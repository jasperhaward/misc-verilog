==> flow/design.v <==
module rightbar
#(				
	RbLeft = 720,			 
	RbTop = 225,			 
	oHeight = 150,			 
	oWidth = 50,			 
	sWidth = 800,			 
	sHeight = 600,			 
	yDirMove = 0			 
)
(
	input PixelClock, 			 
	input Reset,
	input UpR,
	input DownR,
	input  logic [11:0] xPos,	 
	input  logic [11:0] yPos,	 
	output logic drawRBar,		 
	output logic [10:0] Rtop,
	output logic [10:0] Rbottom,
	output logic [10:0] Rleft,
	output logic [10:0] Rright
);
	logic ydir = yDirMove;	
	logic [10:0] RBarX = RbLeft;
	logic [10:0] RBarY = RbTop;
	assign Rtop = RBarY;						 
	assign Rbottom = RBarY + oHeight;	 
	assign Rleft = RBarX;					 
	assign Rright = RBarX + oWidth;		 
	always_ff @(posedge PixelClock)
	begin
		if( Reset == 1 )						 
			begin									
				RBarY <= RbTop;
			end
		else
			begin
				if (UpR == 1 && DownR == 0 && RBarY<450)		 
					RBarY <= RBarY + 1;
				else if (UpR == 0 && DownR == 1 && RBarY>0)	 
					RBarY <= RBarY - 1;
				else
					RBarY <= RBarY; 
			end
	end
	assign drawRBar = ((xPos > Rleft) & (yPos > Rtop) & (xPos < Rright) & (yPos < Rbottom)) ? 1 : 0;
endmodule 
# From RTL to reports: rightbar
# The steps from the RTL of rightbar to its reports follow in flow order.
# Line numbers count from 1 in the design file above.
# Cell names lack the library's common part.
setup:
  top: "rightbar"
  clock_port: "PixelClock"
  cell_library: "sky130hd"
  pvt_corner: "tt_025C_1v80"

# After elaboration
# Source: Yosys, flattened and elaborated, memories not mapped. Widths are those after wreduce. Registers that Yosys merges into a memory's read port (data or address) are not register bits. Print and check cells do not count. Equal cells are merged and count once.
classes:
  n_addsub: 3
  cmp: 6
  n_mux: 3
  n_reduce_logical: 5
  bitwise: 5
op_table:
  columns: ["operator", "count"]
  rows:
  - ["11-bit two-way mux", 2]
  - ["12-bit by 10-bit > comparator with 1-bit output with constant B", 1]
  - ["12-bit by 10-bit less-than comparator with 1-bit output with constant B", 1]
  - ["12-bit by 11-bit > comparator with 1-bit output", 1]
  - ["12-bit by 11-bit less-than comparator with 1-bit output", 1]
  - ["11-bit by 1-bit adder with 11-bit output with constant B", 1]
  - ["11-bit by 1-bit subtractor with 11-bit output with constant B", 1]
  - ["11-bit by 1-bit > comparator with 1-bit output with constant B", 1]
  - ["11-bit by 8-bit adder with 11-bit output with constant B", 1]
  - ["11-bit by 9-bit less-than comparator with 1-bit output with constant B", 1]
  - ["1-bit logical AND", 4]
  - ["1-bit AND", 3]
  - ["1-bit NOT", 2]
  - ["2-bit nonzero test", 1]
  - ["1-bit two-way mux", 1]
word_totals:
  input_bits: 28
  regBits: 11

# Logic depth
# Yosys ltp: most cells in a row. Word level: on the elaborated netlist, between registers, memories and ports. Mapped: between sequential cells and ports; inverters and the memories' decode and read muxes count.
depth:
  depth_word: 5
  ABC_AREA: 1
  ltp_mapped: 18
  ltp_nobuf: 18

# After synthesis
# The flow's flattened synthesis, as Yosys stat reports it; memories are mapped. The netlist is that of the ABC_AREA named above (0 if unset); the other value can give another one.
# The area totals of this step are shown rounded.
types:
  columns: ["cell", "count"]
  rows:
  - ["ha_1", 31]
  - ["nand2_1", 78]
  - ["dfxtp_1", 11]
  - ["inv_1", 49]
  - ["buf_4", 23]
  - ["nor2_1", 44]
  - ["nand3_1", 24]
  - ["a21oi_1", 15]
  - ["xor2_1", 7]
  - ["o21ai_0", 8]
  - ["nand4_1", 5]
  - ["nor2_4", 2]
  - ["fa_1", 1]
  - ["or2_2", 3]
  - ["a21oi_2", 2]
  - ["o21ai_2", 2]
  - ["xnor2_1", 2]
  - ["a21oi_4", 1]
# Other cell types: 15; their cells: 21.
synth_totals:
  mapped_cells: 329
  yosys_area_um2: 2000
  buf_cells: 24
  seq_area_um2: 220
  ff_cells: 11

# Path before layout
# Source: OpenSTA report_checks on the synthesized netlist (no wires, ideal clock, input and output delay 20% of the period each), path of least setup slack; recovery checks are left aside. Register names are those of the netlist, which keeps one name where synthesis merged equal registers.
synth_timing:
  path_type: "flip-flop to output port"
  start: "register RBarY[1]"
  end: "output drawRBar"
  slack_ns: 0.387
  path_buffers: 0
  t_arrival_ns: 2.341
  t_first_pin_ns: 0.000
  required_ns: 2.728
  tclk_ns: 3.41
  driving_pins: 15
  path_delay_ns: 2.341
  synth_period_reached_ns: 3.023
# "path_delay_ns" is the arrival time less input delay plus setup time.
# A path that ends at an output port has no setup time.
# "driving_pins" counts driving pins, that of a launching flip-flop among them; a cell with two outputs on the path counts twice.
# "synth_period_reached_ns" = period - worst setup slack (recovery checks aside). The figure is calculated, with input and output delays left at 20% of the set period.
# At most two assigning lines are given for a register; there are more.
synth_between:
  path_cell_list: "dfxtp_1 inv_1 ha_1 o21ai_2 nand3_2 a21oi_2 xor2_1 ha_1 nand2_1 nor2_1 nor2_1 nand2_1 nor2_1 nand3_1 a21oi_1"
synth_lines:
  columns: ["item", "line_no", "text"]
  rows:
  - ["start, declared", 26, "logic [10:0] RBarY = RbTop;"]
  - ["start, assigned", 35, "RBarY <= RbTop;"]
  - ["start, assigned", 40, "RBarY <= RBarY + 1;"]
  - ["end, declared", 18, "output logic drawRBar,"]
# Chain of elaborated cells between the ends: none given.
# Some nets on the timed path still bear RTL names; the line given drives or declares the net.
synth_nets:
  columns: ["net", "line_no", "text"]
  rows:
  - ["Rbottom[1]", 28, "assign Rbottom = RBarY + oHeight;"]

# Path in the finished layout
# From the final timing report of job 1: the path of least setup slack in the routed layout; clock arrival at registers is part of the times.
layout_timing:
  path_type: "flip-flop to output port"
  start: "register RBarY[1]"
  end: "output drawRBar"
  slack_ns: -0.15
  t_arrival_ns: 2.51
  t_first_pin_ns: 0.27
  required_ns: 2.35
  tclk_ns: 2.94
  driving_pins: 16
  path_buffers: 1
# The rows between start and end are the longest chain of elaborated cells between them; the timing report does not say that the signal goes this way. Where chains are equally long, one stands for them.
# A line is the first line of the expression or statement that the cell stems from. Yosys adds cells for indexed reads and writes and turns some case tables into memories.
# At most two assigning lines are given for a register; there are more.
layout_between:
  path_cell_list: "dfxtp_2 inv_2 ha_4 o21ai_4 nand3_2 a21oi_2 xor2_1 ha_1 nand2_1 nor2_1 nor2_1 nand2_1 nor2_1 nand3_1 a21oi_2 buf_2"
  elab_chain_len: 5
layout_lines:
  columns: ["item", "line_no", "text"]
  rows:
  - ["start, declared", 26, "logic [10:0] RBarY = RbTop;"]
  - ["start, assigned", 35, "RBarY <= RbTop;"]
  - ["start, assigned", 40, "RBarY <= RBarY + 1;"]
  - ["12-bit by 11-bit > comparator with 1-bit output", 47, "assign drawRBar = ((xPos > Rleft) & (yPos > Rtop) & (xPos < Rright) & (yPos < Rbottom)) ? 1 : 0;"]
  - ["1-bit AND (3 in a row)", 47, null]
  - ["1-bit two-way mux", 47, null]
  - ["end, declared", 18, "output logic drawRBar,"]

Memo
Re: implementation data of rightbar

Module rightbar, platform sky130hd: 2 stored runs of the flow (Yosys, OpenROAD) with differing settings, in no particular order. Input and output delays are each 20% of the period that was set; the output load is 0.01 pF.
"achievedPeriod_ns" means the clock period less the worst setup slack. The figure is calculated, with input and output delays left at 20% of the set period.
By "power_mw" is meant OpenSTA's value without simulated activity: inputs other than the clock are taken to toggle once in ten clock periods, and the tool carries that through the logic.
The results are shown rounded.

--- job 1 ---
==> flow/run.sh <==
#!/bin/bash
# the make line also repeats the synthesis and layout settings of config.mk as NAME=value (left out here)
make -C /OpenROAD-flow-scripts/flow DESIGN_CONFIG=/design/flow/config.mk WORK_HOME=/design/flow/orfs CLKGATE_MAP_FILE= finish
==> flow/config.mk <==
export PLATFORM = sky130hd
export DESIGN_NAME = rightbar
export DESIGN_NICKNAME = rightbar
export VERILOG_FILES = /design/flow/design.v
export SDC_FILE = /design/flow/constraint.sdc
export NUM_CORES = 4
export LEC_CHECK = 0
export ABC_AREA = 1
export CAP_MARGIN = 30
export CORE_MARGIN = 2
export CORE_UTILIZATION = 60
export CTS_CLUSTER_SIZE = 76
export MIN_ROUTING_LAYER = met1
export PLACE_DENSITY_LB_ADDON = 0.17
export SLEW_MARGIN = 0
==> flow/constraint.sdc <==
create_clock -name core_clock -period 2.94 [get_ports {PixelClock}]
set_input_delay 0.5880 -clock core_clock [delete_from_list [all_inputs] [get_ports {PixelClock}]]
set_output_delay 0.5880 -clock core_clock [all_outputs]
set_load 0.01 [all_outputs]

==> results, as YAML <==
results:
  final_cell_area_um2: 2800
  utilization_pct: 86
  power_mw: 1.7
  achievedPeriod_ns: 3.095
  setupTns_ns: -0.15
  yosys_chip_area_um2: 2000
  design_die_area_um2: 3800
  fin_ws_ns: -0.15

--- job 2 ---
==> flow/run.sh <==
#!/bin/bash
# the make line also repeats the synthesis and layout settings of config.mk as NAME=value (left out here)
make -C /OpenROAD-flow-scripts/flow DESIGN_CONFIG=/design/flow/config.mk WORK_HOME=/design/flow/orfs CLKGATE_MAP_FILE= finish
==> flow/config.mk <==
export PLATFORM = sky130hd
export DESIGN_NAME = rightbar
export DESIGN_NICKNAME = rightbar
export VERILOG_FILES = /design/flow/design.v
export SDC_FILE = /design/flow/constraint.sdc
export NUM_CORES = 4
export LEC_CHECK = 0
export CAP_MARGIN = 20
export CORE_MARGIN = 2
export CORE_UTILIZATION = 48
export SLEW_MARGIN = 20
==> flow/constraint.sdc <==
create_clock -name core_clock -period 4.54 [get_ports {PixelClock}]
set_input_delay 0.9080 -clock core_clock [delete_from_list [all_inputs] [get_ports {PixelClock}]]
set_output_delay 0.9080 -clock core_clock [all_outputs]
set_load 0.01 [all_outputs]

==> results, as YAML <==
results:
  utilization_pct: 63
  power_mw: 1.3
  yosys_chip_area_um2: 1800
  fin_ws_ns: 0.26
  final_cell_area_um2: 2300
  achievedPeriod_ns: 4.279
  design_die_area_um2: 4300
  setupTns_ns: 0.000
