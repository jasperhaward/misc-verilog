==> flow/design.v <==
module ProgramCounter
(
	input  logic							Clock,
	input	 logic							Reset,
	input  logic	signed	[15:0]	LoadValue,
	input  logic					  		LoadEnable,
	input  logic 	signed	[8:0]		Offset,
	input  logic							OffsetEnable,
	output logic	signed	[15:0]	CounterValue
  );
	always_ff @(posedge Clock, posedge Reset)
	begin	
				if			  (Reset)			CounterValue <= '0;							 
				else	if	(LoadEnable)		CounterValue <= LoadValue;					 
				else	if	(OffsetEnable)		CounterValue <= CounterValue + Offset;  
				else								CounterValue <= CounterValue + 1;		 
	end
endmodule
From RTL to reports: ProgramCounter

What the tools print for ProgramCounter, step after step.
Lines are those of the file above, counted from 1.
Operators carry their Yosys type and port widths (W data, S select, Z words).
Cell names lack the library's common part.
Not given: n/a

Top module: ProgramCounter
Clock input: Clock
Cell library: sky130hd
Timing corner: tt_025C_1v80

After elaboration

Source: Yosys, flattened and elaborated, memories not mapped. Widths are those after wreduce; folded enables and synchronous resets count as part of the registers. Registers that Yosys merges into a memory's read port (data or address) are not register bits. Print and check cells do not count. Equal cells are merged and count once.

Add/sub/neg operators: 2
Mux-type cells: 2

Operator list:

| kind                    | number |
| $mux W16                | 2 |
| $add A16 B2 Y16 const B | 1 |
| $add A16 B9 Y16         | 1 |

Register bits after elaboration: 16
Word-level cells: 5

Logic depth

Yosys ltp: most cells in a row. Word level: on the elaborated netlist, between registers, memories and ports. Mapped: between sequential cells and ports; inverters and the memories' decode and read muxes count.

Depth after elaboration: 3
ABC_AREA: 0
Gate-level depth with buffers: 9
Mapped depth without buffers: 9

After synthesis

Yosys stat after the flow's synthesis: flattened, memories mapped to cells. It holds for the ABC_AREA given above (unset counts as 0); a run with the other value may have another netlist.

Cells by type:

| type      | number | area in all (um2) |
| dfrtp_1   | 16     | 400.384 |
| ha_1      | 8      | 100.096 |
| xnor2_1   | 9      | 78.826 |
| nand2_1   | 19     | 71.318 |
| mux2i_1   | 6      | 60.058 |
| o21ai_0   | 11     | 55.053 |
| and2_1    | 8      | 50.048 |
| xor2_1    | 4      | 35.034 |
| buf_6     | 3      | 33.782 |
| mux2_2    | 3      | 33.782 |
| a221oi_2  | 2      | 30.029 |
| a2111oi_4 | 1      | 27.526 |
| o41ai_4   | 1      | 27.526 |
| nand3_1   | 5      | 25.024 |
| and3_2    | 3      | 22.522 |
| nor2_1    | 6      | 22.522 |
| a21oi_1   | 4      | 20.019 |
| fa_1      | 1      | 20.019 |

Not listed: further types 19, cells in them 32.

Cells in the netlist: 142
Chip area (Yosys): 0.001315 mm2
Sequential area: 0.0004004 mm2
Mapped flip-flops: 16
Buffers: 5

Timing after synthesis

Path of least setup slack by OpenSTA after synthesis, without wires, with an ideal clock, recovery checks aside; 20% of the period is set as input and as output delay. Where synthesis merged equal registers, the netlist keeps one of their names.

Path type: input to register
Start point: in Offset[0]
End point: reg CounterValue[10]
Period: 3.3 ns
External input delay: 0.660 ns
Setup time: 0.135 ns
Arrival: 2.517 ns
Path slack: 0.648 ns
Path delay: 1.992 ns
Stages on the path: 9
Buffers on the path: 0
Period reached after synthesis: 2.652 ns

"path delay" = arrival - input delay + setup time.
"stages on the path": output pins that drive a net of the path, with the launching flip-flop's if there is one; two outputs of one cell count as two.
"period reached after synthesis" = period - worst setup slack (recovery checks aside). The figure is calculated, with input and output delays left at 20% of the set period.
The rows between start and end are the longest chain of elaborated cells between them; the timing report does not say that the signal goes this way. Where chains are equally long, one stands for them.
Each line given opens the expression or statement behind the cell; cells for indexed reads and writes are added by Yosys, which also makes memories of some case tables.
A register here has more assigning lines than the two given.

Cell sequence: nand2b_1 -> ha_1 -> fa_1 -> a21oi_1 -> o22ai_1 -> o41ai_4 -> mux2i_1 -> xor2_1 -> o21ai_0
Cells in the longest elaborated chain: 3
Elaborated cells on any way between the ends: 3
Source lines of those cells: 2
Classes of those cells: add/sub (1); mux (2)

Ends and longest elaborated chain, post-synthesis:

| item               | RTL line | source |
| start: declaration | 7        | `input logic signed [8:0] Offset,` |
| $add A16 B9 Y16    | 15       | `else if (OffsetEnable) CounterValue <= CounterValue + Offset;` |
| $mux W16           | 15       |  |
| $mux W16           | 14       | `else if (LoadEnable) CounterValue <= LoadValue;` |
| end: assignment    | 14       |  |
| end: assignment    | 15       |  |
| end: declaration   | 9        | `output logic signed [15:0] CounterValue` |

Worst path after layout

From the final timing report of run 1: the path of least setup slack in the routed layout; clock arrival at registers is part of the times.

Path type: input to register
Start point: in OffsetEnable
End point: reg CounterValue[10]
Period: 4.34 ns
External input delay: 0.87 ns
Setup time: 0.14 ns
Arrival: 3.60 ns
Path slack: 0.85 ns
Stages on the path: 10
Buffers on the path: 1

The rows between start and end are the longest chain of elaborated cells between them; the timing report does not say that the signal goes this way. Where chains are equally long, one stands for them.
A register here has more assigning lines than the two given.

Cell sequence: clkdlybuf4s50_1 -> nand2b_1 -> ha_1 -> fa_1 -> a21oi_1 -> o22ai_1 -> o41ai_4 -> mux2i_1 -> xor2_1 -> o21ai_0
Cells in the longest elaborated chain: 2
Elaborated cells on any way between the ends: 2
Source lines of those cells: 2
Classes of those cells: mux (2)

Ends and longest elaborated chain, post-layout:

| item               | RTL line | source |
| start: declaration | 8        | `input logic OffsetEnable,` |
| $mux W16           | 15       | `else if (OffsetEnable) CounterValue <= CounterValue + Offset;` |
| $mux W16           | 14       | `else if (LoadEnable) CounterValue <= LoadValue;` |
| end: assignment    | 14       |  |
| end: assignment    | 15       |  |
| end: declaration   | 9        | `output logic signed [15:0] CounterValue` |

Module ProgramCounter, platform sky130hd: 2 stored runs of the flow (Yosys, OpenROAD) with differing settings, in no particular order. Input and output delays are each 20% of the period that was set; the output load is 0.01 pF.
"period achieved": clock period set for the run, less the worst setup slack. It is reckoned from that one timing run; input and output delays stay at 20% of the period that was set.
Among the settings, . means not set for that run.

| name                                                    | run 1     | run 2     |
| period_ns                                               | 4.34      | 1.58      |
| CORE_UTILIZATION                                        | 36        | 40        |
| PLACE_DENSITY_LB_ADDON                                  | 0.02      | .         |
| CORE_ASPECT_RATIO                                       | 1.67      | .         |
| CORE_MARGIN                                             | 5         | 2         |
| CTS_CLUSTER_DIAMETER                                    | 253       | .         |
| SLEW_MARGIN                                             | 40        | 20        |
| MIN_ROUTING_LAYER                                       | met1      | .         |
| MAX_ROUTING_LAYER                                       | met4      | .         |
| CAP_MARGIN                                              | 20        | 20        |
| worst slack on setup checks (ns)                        | 0.848     | -0.695    |
| cell area after synthesis (mm2)                         | 0.001315  | 0.001315  |
| post-route setup TNS (ns)                               | 0.000     | -5.494    |
| period achieved (ns)                                    | 3.492     | 2.275     |
| utilization (%)                                         | 51.4      | 80.7      |
| full die area (mm2)                                     | 0.0050017 | 0.003762  |
| area of the standard cells in the finished layout (mm2) | 0.0018192 | 0.0024836 |
