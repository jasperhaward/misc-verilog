==> flow/design.v <==
module leftbar
#(								
	LbLeft = 30,			 
	LbTop = 225,			 
	sWidth = 800,			 
	sHeight = 600,			 
	oHeight = 150,			 
	oWidth = 50,			 
	yDirMove = 0			 
)
(
	input PixelClock, 			 
	input Reset,					 
	input UpL,						
	input DownL,
	input  logic [11:0] xPos,	 
	input  logic [11:0] yPos,	 
	output logic drawLBar,		 
	output logic [10:0] Ltop,
	output logic [10:0] Lbottom,
	output logic [10:0] Lright,
	output logic [10:0] Lleft
);
	logic ydir = yDirMove;	
	logic [10:0] LBarX = LbLeft;
	logic [10:0] LBarY = LbTop;
	assign Ltop = LBarY;						 
	assign Lbottom = LBarY + oHeight;	 
	assign Lleft = LBarX;					 
	assign Lright = LBarX + oWidth;		 
	always_ff @(posedge PixelClock)
	begin
		if( Reset == 1 )						 
			begin									
				LBarY <= LbTop;
			end
		else
			begin
				if (UpL == 1 && DownL == 0 && LBarY<450)		 
					LBarY <= LBarY + 1;
				else if (UpL == 0 && DownL == 1 && LBarY>0)	 
					LBarY <= LBarY - 1;
				else
					LBarY <= LBarY; 
			end
	end
	assign drawLBar = ((xPos > Lleft) & (yPos > Ltop) & (xPos < Lright) & (yPos < Lbottom)) ? 1 : 0;
endmodule 
Tool chain data of leftbar --
What the tools print for leftbar, step after step. Lines are those of the file above, counted from 1. Cell names lack the library's common part. The mark n/a stands for no value.
Design: top module leftbar, clock PixelClock, standard-cell library sky130hd, corner tt_025C_1v80

Word level --
Counts by Yosys on the flattened word-level netlist (proc, flatten, opt, wreduce; memories kept). Register bits leave out memories and registers merged into their read ports (data or address). Print and check cells are left out. Cells with the same type and inputs are merged into one.
Word-level totals: elaborated cells 23, output and inout port bits 45, register bits 11
Cells by class: multiplexer cells 3, reduce/logical cells 5, add/sub/neg operators 3, bitwise operators 5, magnitude comparators 6
Operators with widths (number):
- 11-bit 2-to-1 mux | 2
- 12-bit by 11-bit greater-than comparator with 1-bit output | 1
- 12-bit by 11-bit less-than comparator with 1-bit output | 1
- 12-bit by 5-bit greater-than comparator with 1-bit output (second input constant) | 1
- 12-bit by 7-bit less-than comparator with 1-bit output (second input constant) | 1
- 11-bit by 1-bit adder with 11-bit output (second input constant) | 1
- 11-bit by 1-bit subtractor with 11-bit output (second input constant) | 1
- 11-bit by 1-bit greater-than comparator with 1-bit output (second input constant) | 1
- 11-bit by 8-bit adder with 11-bit output (second input constant) | 1
- 11-bit by 9-bit less-than comparator with 1-bit output (second input constant) | 1
- 1-bit logical AND | 4
- 1-bit bitwise AND | 3
- 1-bit inverter | 2
- 2-bit nonzero test | 1
- 1-bit 2-to-1 mux | 1

Longest topological paths --
Longest topological path by Yosys (ltp), each cell counted once; first at word level (registers and memories cut), then after technology mapping (sequential cells cut; the memories' decode and read muxes count).
Depth: word-level depth 5, ABC_AREA 0, mapped depth 13, mapped depth without buffers 13

Synthesis result --
Yosys stat after the flow's synthesis: flattened, memories mapped to cells. It holds for the ABC_AREA given above (unset counts as 0); a run with the other value may have another netlist.
Cell types:
- ha_1 | number 31, total area 387.872 sq um
- dfxtp_1 | number 11, total area 220.211 sq um
- buf_4 | number 23, total area 172.666 sq um
- xnor2_1 | number 14, total area 122.618 sq um
- a21oi_1 | number 16, total area 80.077 sq um
- inv_1 | number 21, total area 78.826 sq um
- a21o_1 | number 8, total area 60.058 sq um
- nand2_1 | number 12, total area 45.043 sq um
- nor2_1 | number 12, total area 45.043 sq um
- nor3_1 | number 6, total area 30.029 sq um
- xor2_1 | number 3, total area 26.275 sq um
- a211oi_2 | number 2, total area 25.024 sq um
- o21ai_0 | number 5, total area 25.024 sq um
- o21bai_1 | number 3, total area 22.522 sq um
- fa_1 | number 1, total area 20.019 sq um
- nand3_1 | number 4, total area 20.019 sq um
- nor3_2 | number 2, total area 20.019 sq um
- nand2b_1 | number 3, total area 18.768 sq um
Other cell types: 31; their cells: 43.
Synthesis totals: flip-flops 11, chip area (Yosys) 0.0017379 sq mm, cells in the netlist 220, buffer cells 25

Path before layout --
OpenSTA on the mapped netlist: ideal clock, no wires. The path of least setup slack (recovery checks aside). Input and output delay are each 20% of the period. Register names are those of the netlist, which keeps one name where synthesis merged equal registers.
Timing path after synthesis: kind register -> output, start point register LBarY[1], end point output drawLBar, data arrival time 2927 ps, slack 345 ps, path delay 2927 ps, clock period 4090 ps, stages on the path 14, synthesis period reached 3745 ps
"path delay" = arrival - input delay + setup time. A path that ends at an output port has no setup time. "stages on the path" counts driving pins, that of a launching flip-flop among them; a cell with two outputs on the path counts twice. "synthesis period reached" is the clock period less the worst setup slack; recovery checks do not enter. This is arithmetic on one report: input and output delays are still those of the set period (20% each). At most two assigning lines are given for a register; there are more.
On the way, after synthesis: cell sequence dfxtp_1 -> inv_1 -> ha_1 -> o21a_1 -> or3_1 -> a21o_1 -> xnor2_1 -> inv_1 -> ha_1 -> a21o_1 -> a21oi_1 -> o311ai_0 -> a21oi_1 -> o31a_1
Ends and longest elaborated chain, after synthesis:
- start, declared | RTL line 26 | logic [10:0] LBarY = LbTop;
- start, assigned | RTL line 35 | LBarY <= LbTop;
- start, assigned | RTL line 40 | LBarY <= LBarY + 1;
- end, declared | RTL line 18 | output logic drawLBar,
No chain of elaborated cells between the ends is given. Nets of the timed path that keep an RTL name, with a line that drives or declares them; the list need not be complete.
Nets with RTL names, path after synthesis:
- Lbottom[1] | RTL line 28 | assign Lbottom = LBarY + oHeight;
- Lbottom[9] | RTL line 28

Path in the finished layout --
From the final timing report of job 1: the path of least setup slack in the routed layout; clock arrival at registers is part of the times. The report prints the path's times to 10 ps; the period is as set.
Timing path post-layout: kind register -> output, start point register LBarY[1], end point output drawLBar, data arrival time 3800 ps, slack 2190 ps, stages on the path 15, clock period 7490 ps
Between the ends stands the longest chain of elaborated cells between them, by number of cells; it is not shown to be the way that was timed. Of several equally long chains one is given. A line is the first line of the expression or statement that the cell stems from. Yosys adds cells for indexed reads and writes and turns some case tables into memories. At most two assigning lines are given for a register; there are more.
On the way, post-layout: cell sequence dfxtp_1 -> inv_1 -> ha_1 -> o21a_1 -> or3_1 -> a21o_1 -> xnor2_1 -> inv_1 -> ha_1 -> a21o_1 -> a21oi_1 -> o311ai_0 -> a21oi_1 -> o31a_1 -> clkdlybuf4s50_1, cells in the longest elaborated chain 5
Ends and longest elaborated chain, post-layout:
- start, declared | RTL line 26 | logic [10:0] LBarY = LbTop;
- start, assigned | RTL line 35 | LBarY <= LbTop;
- start, assigned | RTL line 40 | LBarY <= LBarY + 1;
- 12-bit by 11-bit greater-than comparator with 1-bit output | RTL line 47 | assign drawLBar = ((xPos > Lleft) & (yPos > Ltop) & (xPos < Lright) & (yPos < Lbottom)) ? 1 : 0;
- 1-bit bitwise AND (3 in a row) | RTL line 47
- 1-bit 2-to-1 mux | RTL line 47
- end, declared | RTL line 18 | output logic drawLBar,

Appendix: measured runs

Below are 2 stored runs of the flow (Yosys, OpenROAD; platform sky130hd) on leftbar, each with its settings and what was measured, unordered. Constraints: input delay and output delay 20% of the set period each, output load 0.01 pF.
"achieved clock period" is the run's clock period less its worst setup slack. It is reckoned from that one timing run; input and output delays stay at 20% of the period that was set.
By "worst setup path time" is meant the share of the clock period that the worst setup path is allowed (20% is reserved at inputs, 20% at outputs), minus its slack. Clock arrival times at its registers enter into it.
"power" is the tool's figure for a default switching activity; nothing was simulated.
"worst setup path time" is given in steps of 10 ps.
[job 1] settings: period_ns=7.49, CORE_UTILIZATION=25, SETUP_SLACK_MARGIN=1.31, PLACE_DENSITY=0.79, CORE_MARGIN=5, CELL_PAD_IN_SITES_GLOBAL_PLACEMENT=2, CELL_PAD_IN_SITES_DETAIL_PLACEMENT=2, TNS_END_PERCENT=85, CTS_CLUSTER_SIZE=55, CAP_MARGIN=15, SLEW_MARGIN=35, MAX_ROUTING_LAYER=met5
[job 1] result: chip area after synthesis (Yosys) 0.0017379 sq mm, die area 0.0087189 sq mm, standard-cell area of the final layout 0.0022922 sq mm, utilization 33.7%, worst setup slack after layout 2194 ps, total negative slack 0 ps, worst hold slack 574 ps, power 0.0008905 W, achieved clock period 5296 ps, worst setup path time 3800 ps, worst setup path kind register -> output
[job 2] settings: period_ns=4.51, CORE_UTILIZATION=33, CAP_MARGIN=20, CORE_MARGIN=2, SLEW_MARGIN=20
[job 2] result: chip area after synthesis (Yosys) 0.0017379 sq mm, die area 0.005863 sq mm, standard-cell area of the final layout 0.0022772 sq mm, utilization 44.6%, worst setup slack after layout 607 ps, total negative slack 0 ps, worst hold slack 558 ps, power 0.001448 W, achieved clock period 3903 ps, worst setup path time 3000 ps, worst setup path kind register -> output
